==> flow/design.v <==
module LedScan (
	input clk12MHz, 
	input [7:0] leds1,		
	input [7:0] leds2,
	input [7:0] leds3,
	input [7:0] leds4,
	output reg [7:0] leds, 
	output reg [3:0] lcol
	);
    reg [11:0] timer = 12'b0;
    always @ (posedge clk12MHz) begin
		case (timer[11:9])
			3'b000: begin
    			leds[7:0] <= ~leds1[7:0];
				lcol[3:0] <= 4'b1110;
			end	    
			3'b010: begin
    			leds[7:0] <= ~leds2[7:0];
				lcol[3:0] <= 4'b1101;
			end	    
			3'b100: begin
    			leds[7:0] <= ~leds3[7:0];
				lcol[3:0] <= 4'b1011;
			end	    
			3'b110: begin
    			leds[7:0] <= ~leds4[7:0];
				lcol[3:0] <= 4'b0111;
			end	    
			3'bxx1: begin
				leds[7:0] <= 8'hff;
				lcol[3:0] <= 4'hf;
			end
    	endcase
    end
    always @ (posedge clk12MHz) begin
        timer <= timer + 1;
    end
endmodule
module spi_ram_controller #(parameter DATA_WIDTH_BYTES=4, parameter ADDR_BITS=16) (
    input clk,
    input rstn,
    input  spi_miso,
    output spi_select,
    output spi_clk_out,
    output spi_mosi,
    input [ADDR_BITS-1:0]           addr_in,
    input [DATA_WIDTH_BYTES*8-1:0]  data_in,
    input                           start_read,
    input                           start_write,
    output [DATA_WIDTH_BYTES*8-1:0] data_out,
    output                          busy
);
    localparam DATA_WIDTH_BITS = DATA_WIDTH_BYTES * 8;
    localparam FSM_IDLE = 0;
    localparam FSM_CMD  = 1;
    localparam FSM_ADDR = 2;
    localparam FSM_DATA = 3;
    reg [1:0] fsm_state;
    reg writing;
    reg spi_miso_buf;
    reg [ADDR_BITS-1:0]       addr;
    reg [DATA_WIDTH_BITS-1:0] data;
    reg [$clog2((DATA_WIDTH_BITS > ADDR_BITS) ? DATA_WIDTH_BITS : ADDR_BITS)-1:0] bits_remaining;
    assign data_out = data;
    assign busy = fsm_state != FSM_IDLE;
    always @(posedge clk) begin
        if (!rstn) begin
            fsm_state <= FSM_IDLE;
            bits_remaining <= 0;
        end else begin
            if (fsm_state == FSM_IDLE) begin
                if (start_read || start_write) begin
                    fsm_state <= FSM_CMD;
                    bits_remaining <= 8-1;
                end
            end else begin
                if (bits_remaining == 0) begin
                    fsm_state <= fsm_state + 1;
                    if (fsm_state == FSM_CMD)       bits_remaining <= ADDR_BITS-1;
                    else if (fsm_state == FSM_ADDR) bits_remaining <= DATA_WIDTH_BITS-1;
                end else begin
                    bits_remaining <= bits_remaining - 1;
                end
            end
        end
    end
    always @(posedge clk) begin
        if (fsm_state == FSM_IDLE && (start_read || start_write)) begin
            addr <= addr_in;
            writing <= start_write;
        end else if (fsm_state == FSM_ADDR) begin
            addr <= {addr[ADDR_BITS-2:0], 1'b0};
        end
    end
    always @(negedge clk) begin
        spi_miso_buf <= spi_miso;
    end
    always @(posedge clk) begin
        if (fsm_state == FSM_IDLE && start_write) begin
            data <= data_in;
        end else if (fsm_state == FSM_DATA) begin
            data <= {data[DATA_WIDTH_BITS-2:0], spi_miso_buf};
        end
    end
    assign spi_select = fsm_state == FSM_IDLE;
    assign spi_clk_out = !clk;
    assign spi_mosi = fsm_state == FSM_IDLE ? 1'b0 :
                      fsm_state == FSM_CMD  ? (bits_remaining == 1 || (bits_remaining == 0 && !writing)) :
                      fsm_state == FSM_ADDR ? addr[ADDR_BITS-1] :
                                              data[DATA_WIDTH_BITS-1];
endmodule
module spi_demo_top (
    input clk12MHz,
    input rstn,
    input spi_miso,
    output spi_select,
    output spi_clk_out,
    output spi_mosi,
    input button1,    
    input button2,    
    input button3,    
    output led1,
    output led2,
    output led3,
    output led4,
    output led5,
    output led6,
    output led7,
    output led8,
    output lcol1,
    output lcol2,
    output lcol3,
    output lcol4);
    reg [23:0] counter;
    reg [15:0] spi_addr;
    wire [31:0] spi_data_out;
    wire [31:0] spi_data_in = {spi_addr, counter[23:8]};
    reg [31:0] data;
    reg spi_start_read;
    reg spi_start_write;
    reg spi_read_done;
    wire busy;
    spi_ram_controller spi (
                .clk(clk12MHz),
                .rstn(rstn),
                .spi_miso(spi_miso),
                .spi_select(spi_select),
                .spi_clk_out(spi_clk_out),
                .spi_mosi(spi_mosi),
                .addr_in(spi_addr),
                .data_in(spi_data_in),
                .start_read(spi_start_read),
                .start_write(spi_start_write),
                .data_out(spi_data_out),
                .busy(busy)
        );
    always @(posedge clk12MHz) begin
        if (!rstn) begin
            spi_addr <= 0;
            counter <= 0;
            spi_start_read <= 0;
            spi_start_write <= 0;
            spi_read_done <= 0;
            data <= 1;
        end else begin
            counter <= counter + 1;
            if (!button2) begin
                spi_start_read <= 0;
                spi_read_done <= 0;
                spi_addr[1:0] <= 0;
                if (!busy && counter[7:0] == 0 && spi_addr[1:0] == 0) begin
                    spi_start_write <= 1;
                    spi_addr <= spi_addr + 4;
                end else begin
                    spi_start_write <= 0;
                end
            end else begin
                spi_start_write <= 0;
                if ((button1 ? (counter[15:0] == 0) : (counter[22:0] == 0)) && !busy) begin
                    spi_start_read <= 1;
                    spi_read_done <= 0;
                    spi_addr <= spi_addr + (button3 ? 4 : 1);
                end else begin
                    spi_start_read <= 0;
                    if (!busy && !spi_read_done) begin
                        spi_read_done <= 1;
                        data <= spi_data_out;
                    end
                end
            end
        end
    end
    wire [7:0] leds_out;
    wire [3:0] lcol;
    assign { led8, led7, led6, led5, led4, led3, led2, led1 } = leds_out[7:0];
    assign { lcol4, lcol3, lcol2, lcol1 } = lcol[3:0];
    LedScan scan (
                .clk12MHz(clk12MHz),
                .leds1(data[31:24]),
                .leds2(data[23:16]),
                .leds3(data[15:8]),
                .leds4(data[7:0]),
                .leds(leds_out),
                .lcol(lcol)
        );
endmodule
Step by step through the tools: spi_demo_top --
Tool output for the design above, in the order of the flow. Lines are those of the file above, counted from 1. Library cell names are shortened. Not given: -
Set-up: design top spi_demo_top, clock clk12MHz, cell library sky130hd, timing corner tt_025C_1v80

Elaborated design --
Source: Yosys, flattened and elaborated, memories not mapped. Widths are those after wreduce. Registers that Yosys merges into a memory's read port (data or address) are not register bits. Print and check cells do not count. Equal cells are merged and count once.
Bit counts: bits in registers 156, output and inout port bits 15
Cells by class: add/sub/neg operators 6, eq/ne operators 11, mux-type cells 27, bitwise logic cells 7, reductions and logical operators 32
Operators by type and width (number):
- 32-bit two-way mux | 2
- 14-bit two-way mux | 3
- 8-bit parallel mux with 5-bit select | 1
- 8-bit inverter | 4
- 16-bit two-way mux | 2
- 5-bit two-way mux | 5
- 24-bit by 1-bit adder with 24-bit output (second input constant) | 1
- 23-bit zero test | 1
- 4-bit parallel mux with 5-bit select | 1
- 16-bit by 3-bit adder with 16-bit output | 1
- 16-bit by 3-bit adder with 16-bit output (second input constant) | 1
- 16-bit zero test | 1
- 12-bit by 1-bit adder with 12-bit output (second input constant) | 1
- 2-bit two-way mux | 6
- 2-bit nonzero test | 5
- 3-bit equality test (second input constant) | 3
- 2-bit AND reduction | 4
- 8-bit zero test | 1
- 1-bit logical AND | 7
- 1-bit two-way mux | 6
- 5-bit by 1-bit subtractor with 5-bit output (second input constant) | 1
- 5-bit by 1-bit equality test with 1-bit output (second input constant) | 1
- 5-bit zero test | 1
- 1-bit zero test | 4
- 2-bit equality test (second input constant) | 2
- 2-bit zero test | 2
- 4-bit by 3-bit inequality test with 1-bit output (second input constant) | 1
- 1-bit inverter | 3
Other operator kinds: 11; their cells: 12.

Depth --
Yosys ltp: most cells in a row. Word level: on the elaborated netlist, between registers, memories and ports. Mapped: between sequential cells and ports; inverters and the memories' decode and read muxes count.
Depth: depth in word-level cells 6, ABC_AREA 0, depth in mapped cells 9

Synthesis result --
The flow's flattened synthesis, as Yosys stat reports it; memories are mapped. The netlist is that of the ABC_AREA named above (0 if unset); the other value can give another one.
Cell types:
- dfxtp_1 | number 107, area in all 2.14E+03 µm²
- edfxtp_1 | number 49, area in all 1.47E+03 µm²
- mux2i_1 | number 36, area in all 360.346 µm²
- mux2_2 | number 29, area in all 326.563 µm²
- nor2_1 | number 72, area in all 270.259 µm²
- nand2_1 | number 69, area in all 258.998 µm²
- xnor2_1 | number 21, area in all 183.926 µm²
- mux4_2 | number 8, area in all 180.173 µm²
- ha_1 | number 13, area in all 162.656 µm²
- a21oi_1 | number 20, area in all 100.096 µm²
- nand3_1 | number 19, area in all 95.091 µm²
- xor2_1 | number 10, area in all 87.584 µm²
- nor3_1 | number 17, area in all 85.082 µm²
- clkbuf_1 | number 22, area in all 82.579 µm²
- nand4_1 | number 13, area in all 81.328 µm²
- inv_1 | number 19, area in all 71.318 µm²
- nand2b_1 | number 10, area in all 62.56 µm²
- o21ai_0 | number 11, area in all 55.053 µm²
Not listed: further types 28, cells in them 81.
Synthesis totals: mapped cells 626, synthesis area 0.0067002 mm², sequential part of the area 0.0036135 mm², flip-flop cells 156, buffers 31
The figures by module come from a second, unflattened synthesis with its own total; it is not the netlist above.
Unflattened totals: cells (unflattened synthesis) 614, area (unflattened synthesis) 0.0068528 mm²
Rows give one instance, submodules left out.
Modules:
- spi_demo_top | times used 1, cells 369, area 0.0033019 mm², sequential area 0.0015014 mm²
- spi_ram_controller | times used 1, cells 169, area 0.0025837 mm², sequential area 0.0016316 mm²
- LedScan | times used 1, cells 76, area 0.0009672 mm², sequential area 0.0004805 mm²

Below are 2 stored runs of the flow (Yosys, OpenROAD; platform sky130hd) on spi_demo_top, each with its settings and what was measured, unordered. Constraints: input delay and output delay 20% of the set period each, output load 0.01 pF.
By "total power after layout" is meant OpenSTA's value without simulated activity: inputs other than the clock are taken to toggle once in ten clock periods, and the tool carries that through the logic.

[run 1] flow files
==> flow/run.sh <==
#!/bin/bash
# the make line also repeats the synthesis and layout settings of config.mk as NAME=value (left out here)
make -C /OpenROAD-flow-scripts/flow DESIGN_CONFIG=/design/flow/config.mk WORK_HOME=/design/flow/orfs CLKGATE_MAP_FILE= finish
==> flow/config.mk <==
export PLATFORM = sky130hd
export DESIGN_NAME = spi_demo_top
export DESIGN_NICKNAME = spi_demo_top
export VERILOG_FILES = /design/flow/design.v
export SDC_FILE = /design/flow/constraint.sdc
export NUM_CORES = 4
export LEC_CHECK = 0
export ABC_AREA = 0
export CAP_MARGIN = 35
export CORE_MARGIN = 2
export CORE_UTILIZATION = 21
export GPL_ROUTABILITY_DRIVEN = 0
export PLACE_DENSITY = 0.78
export SETUP_SLACK_MARGIN = 0.02
export SLEW_MARGIN = 15
export TNS_END_PERCENT = 40
==> flow/constraint.sdc <==
create_clock -name core_clock -period 3.09 [get_ports {clk12MHz}]
set_input_delay 0.6180 -clock core_clock [delete_from_list [all_inputs] [get_ports {clk12MHz}]]
set_output_delay 0.6180 -clock core_clock [all_outputs]
set_load 0.01 [all_outputs]

[run 1] result: total power after layout 6087 µW; standard-cell area after layout 0.0079889 mm²; post-layout utilization 0.254; worst hold slack after layout 0.410 ns; netlist area reported by Yosys 0.0067002 mm²; setup slack of the worst path 0.228 ns; overall die area 0.0333501 mm²

[run 2] flow files
==> flow/run.sh <==
#!/bin/bash
# the make line also repeats the synthesis and layout settings of config.mk as NAME=value (left out here)
make -C /OpenROAD-flow-scripts/flow DESIGN_CONFIG=/design/flow/config.mk WORK_HOME=/design/flow/orfs CLKGATE_MAP_FILE= finish
==> flow/config.mk <==
export PLATFORM = sky130hd
export DESIGN_NAME = spi_demo_top
export DESIGN_NICKNAME = spi_demo_top
export VERILOG_FILES = /design/flow/design.v
export SDC_FILE = /design/flow/constraint.sdc
export NUM_CORES = 4
export LEC_CHECK = 0
export CAP_MARGIN = 20
export CELL_PAD_IN_SITES_DETAIL_PLACEMENT = 0
export CORE_MARGIN = 6
export CORE_UTILIZATION = 68
export CTS_CLUSTER_DIAMETER = 299
export CTS_CLUSTER_SIZE = 90
export GPL_ROUTABILITY_DRIVEN = 0
export GPL_TIMING_DRIVEN = 0
export MAX_ROUTING_LAYER = met5
export PLACE_DENSITY_LB_ADDON = 0.15
export SLEW_MARGIN = 20
export TNS_END_PERCENT = 70
==> flow/constraint.sdc <==
create_clock -name core_clock -period 4.26 [get_ports {clk12MHz}]
set_input_delay 0.8520 -clock core_clock [delete_from_list [all_inputs] [get_ports {clk12MHz}]]
set_output_delay 0.8520 -clock core_clock [all_outputs]
set_load 0.01 [all_outputs]

[run 2] result: total power after layout 4378 µW; standard-cell area after layout 0.0076586 mm²; post-layout utilization 0.817; worst hold slack after layout 0.412 ns; netlist area reported by Yosys 0.0067002 mm²; setup slack of the worst path 0.228 ns; overall die area 0.0123799 mm²
